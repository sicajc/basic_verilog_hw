==> flow/design.v <==
module stack(clk,
             data_in,
             cmd,
             data_out,
             full,
             empty,
             error,
             );
    input clk;
    input[7:0] data_in;
    input[1:0] cmd;
    output reg[7:0] data_out;
    output reg full;
    output  reg empty;
    output  reg error;
    reg[7:0] RAM[0:7];
    reg[2:0] sp;
    wire[7:0] dout;
    parameter  no_op = 2'b00 ;
    parameter clear  = 2'b01 ;
    parameter push   = 2'b10;
    parameter  pop   = 2'b11 ;
    reg full_c,empty_c,error_c;
    reg[2:0] sp_c;
    reg  pop_s;
    reg  clear_s;
    reg  push_s;
    reg  no_op_s;
    always@(*)
    begin
        case(cmd)
            clear:
            {pop_s,clear_s,push_s,no_op_s} = 4'b0100;
            push:
            {pop_s,clear_s,push_s,no_op_s} = 4'b0010;
            pop:
            {pop_s,clear_s,push_s,no_op_s} = 4'b1000;
            no_op:
            {pop_s,clear_s,push_s,no_op_s} = 4'b0001;
            default:
            {pop_s,clear_s,push_s,no_op_s} = 4'b0001;
        endcase
    end
    always@(posedge clk)
    begin
        {full,empty,error} <= {full_c,empty_c,error_c};
    end
    always@(negedge clk)
    begin
        sp <= sp_c;
    end
    always@(*)
    begin
        if (clear_s)
        begin
            {full_c,empty_c,error_c,sp_c} = {3'b010,3'd0};
        end
        else if (no_op_s)
        begin
            {full_c,empty_c,error_c,sp_c} = {full,empty,error,sp};
        end
        else
        begin
            if (sp == 3'd0) 
            begin
                if (empty)  
                begin
                    case({push_s,pop_s})
                        2'b10: 
                        {full_c,empty_c,error_c,sp_c} = {1'b0,1'b0,1'b0,sp + 3'd1};
                        2'b01: 
                        {full_c,empty_c,error_c,sp_c} = {1'b0,1'b1,1'b1,sp};
                        default:
                        {full_c,empty_c,error_c,sp_c} = {full,empty,error,sp};
                    endcase
                end
                else if(full)
                begin
                    case({push_s,pop_s})
                        2'b10: 
                        {full_c,empty_c,error_c,sp_c} = {1'b1,1'b0,1'b1,sp};
                        2'b01: 
                        {full_c,empty_c,error_c,sp_c} = {1'b0,1'b0,1'b0, 3'd7};
                        default:
                        {full_c,empty_c,error_c,sp_c} = {full,empty,error,sp};
                    endcase
                end
                else
                    {full_c,empty_c,error_c,sp_c} = push_s ? {1'b0,1'b0,1'b0,sp+1} : {1'b0,1'b0,1'b0,3'd7} ;
            end
            else
            begin
                if (pop_s)
                    {full_c,empty_c,error_c,sp_c} = (sp == 3'd1) ? {3'b010,3'd0} : {3'b000,sp - 3'd1} ;
                else if (push_s)
                    {full_c,empty_c,error_c,sp_c} = (sp == 3'd7) ? {3'b100,3'd0} : {3'b000,sp + 3'd1} ;
                else
                    {full_c,empty_c,error_c,sp_c} = {full,empty,error,sp};
            end
        end
    end
    integer i ;
    always@(posedge clk)
    begin
        if (clear_s)
        begin
            for(i = 0 ; i < 8 ; i = i+1)
                RAM[i] <= 8'dx ;
        end
        else
        begin
            if (push_s)
                RAM[sp] <= full ? RAM[sp] : data_in;
            else if (pop_s)
                if(full)
                    RAM[3'd7] <= 8'dx;
                else
                    RAM[sp-3'd1] <= 8'dx;
            else
                RAM[sp] <= RAM[sp];
        end
    end
    assign dout     = RAM[sp];
    assign data_out = dout;
endmodule
Tool chain data of stack
What the tools print for stack, step after step.
Line numbers count from 1 in the design file above.
The mark -- stands for no value.

design
  top module = stack
  clock = clk
  cell library = sky130hd
  timing corner = tt_025C_1v80

Word-level counts
Source: Yosys, flattened and elaborated, memories not mapped. Widths are those after wreduce. Registers that Yosys merges into a memory's read port (data or address) are not register bits. Print and check cells do not count.
Yosys's memory passes give these memory sizes; they may raise the number of words (mostly to a power of two), join words into wider ones and drop unused or constant bits.

word-level totals
  register bits after elaboration = 6
  bits in writable memories = 64
  memories = 1
  bits of input ports = 11
  output and inout bits = 11
  cells after elaboration = 84

memories
  memory  depth  width  RTL line  text
  RAM     8      8      16        reg[7:0] RAM[0:7];

operators by class
  $add $sub $neg = 3
  eq/ne operators = 13
  multiplexer cells = 52
  bitwise logic cells = 3
  reductions and logical operators = 8

operators with widths
  cell                                                            count
  8-bit 2-to-1 mux                                                9
  1-bit 2-to-1 mux                                                27
  3-bit 2-to-1 mux                                                9
  6-bit case mux with 2-bit select                                2
  4-bit case mux with 4-bit select                                1
  6-bit 2-to-1 mux                                                2
  4-bit by 2-bit != test with 1-bit output with constant B        2
  8-bit OR reduction                                              1
  2-bit equality test with constant B                             3
  6-bit AND reduction                                             1
  5-bit 2-to-1 mux                                                1
  2-bit by 1-bit equality test with 1-bit output with constant B  2
  3-bit by 1-bit adder with 4-bit output with constant B          1
  4-bit by 3-bit != test with 1-bit output with constant B        1
  4-bit != test with constant B                                   1
  4-bit AND reduction                                             1
  4-bit 2-to-1 mux                                                1
  3-bit by 1-bit adder with 3-bit output with constant B          1
  3-bit by 1-bit subtractor with 3-bit output with constant B     1
  3-bit by 1-bit equality test with 1-bit output with constant B  1
  3-bit by 2-bit != test with 1-bit output with constant B        1
  3-bit equality test with constant B                             1
  3-bit != test with constant B                                   1
  3-bit logical NOT                                               1
  3-bit AND reduction                                             1
  3-bit nonzero test                                              1
  1-bit OR                                                        2
  2-bit logical NOT                                               1

Other operator kinds: 2; their cells: 2.

Depth
Depth = most cells in a row (Yosys ltp): at word level without a register or memory, in the mapped netlist without a sequential cell, where the memories' decode and read muxes count.

logic depth
  depth after elaboration = 7
  ABC_AREA = 0
  gate-level depth with buffers = 7
  gate-level depth less buffers = 6

Netlist
Source: synth_stat.txt of the flow (Yosys; design flattened, memories mapped). It holds for the ABC_AREA given above (unset counts as 0); a run with the other value may have another netlist.

cells by type
  cell                       count  total area (um^2)
  sky130_fd_sc_hd__edfxtp_1  64     1.92E+03
  sky130_fd_sc_hd__mux4_2    14     315.302
  sky130_fd_sc_hd__dfxtp_1   6      120.115
  sky130_fd_sc_hd__mux2_2    10     112.608
  sky130_fd_sc_hd__mux2_4    6      90.086
  sky130_fd_sc_hd__ha_1      5      62.56
  sky130_fd_sc_hd__mux4_1    2      52.55
  sky130_fd_sc_hd__nor2_1    14     52.55
  sky130_fd_sc_hd__clkbuf_8  3      41.29
  sky130_fd_sc_hd__a21oi_1   8      40.038
  sky130_fd_sc_hd__mux2i_1   3      30.029
  sky130_fd_sc_hd__o21ai_0   6      30.029
  sky130_fd_sc_hd__a311oi_1  3      26.275
  sky130_fd_sc_hd__buf_6     2      22.522
  sky130_fd_sc_hd__inv_1     6      22.522
  sky130_fd_sc_hd__nand2_1   6      22.522
  sky130_fd_sc_hd__nand2b_1  3      18.768
  sky130_fd_sc_hd__nor2b_1   3      18.768

Not listed: further types 24, cells in them 37.

synthesis totals
  cell count = 201
  cell area after synthesis = 3265.6 um^2
  sequential part of the area = 2042.0 um^2
  flip-flop cells = 70
  buffer cells = 12

Measured data: module stack, platform sky130hd, 2 stored runs of the flow under differing settings, order arbitrary. Input and output delays are each 20% of the period that was set; the output load is 0.01 pF.
By "finish__power__total" is meant OpenSTA's value without simulated activity: inputs other than the clock are taken to toggle once in ten clock periods, and the tool carries that through the logic.

settings of entry A
{
  "period_ns": 7.61,
  "CORE_UTILIZATION": 18,
  "PLACE_DENSITY_LB_ADDON": 0.27,
  "CORE_ASPECT_RATIO": 0.6,
  "CORE_MARGIN": 10,
  "CELL_PAD_IN_SITES_GLOBAL_PLACEMENT": 3,
  "TNS_END_PERCENT": 30,
  "ABC_AREA": 0,
  "GPL_TIMING_DRIVEN": 0,
  "CAP_MARGIN": 20,
  "SLEW_MARGIN": 20
}
report of entry A
yosys chip area after synthesis (um^2): 3265.6
finish__design__die__area: 24107.3
finish__design__instance__utilization: 0.2310
finish__timing__setup__ws: 0.060
finish__timing__setup__tns: 0.000
finish__timing__hold__ws: 0.476
finish__power__total: 1.744e-03

settings of entry B
{
  "period_ns": 3.59,
  "CORE_UTILIZATION": 52,
  "PLACE_DENSITY_LB_ADDON": 0.07,
  "CORE_ASPECT_RATIO": 1.36,
  "CORE_MARGIN": 4,
  "CELL_PAD_IN_SITES_DETAIL_PLACEMENT": 0,
  "TNS_END_PERCENT": 5,
  "GPL_ROUTABILITY_DRIVEN": 1,
  "CTS_CLUSTER_SIZE": 23,
  "CTS_CLUSTER_DIAMETER": 230,
  "MIN_ROUTING_LAYER": "met2",
  "CAP_MARGIN": 20,
  "SLEW_MARGIN": 20
}
report of entry B
yosys chip area after synthesis (um^2): 3265.6
finish__design__die__area: 7627.0
finish__design__instance__utilization: 0.7029
finish__timing__setup__ws: -0.746
finish__timing__setup__tns: -29.373
finish__timing__hold__ws: 0.474
finish__power__total: 3.886e-03
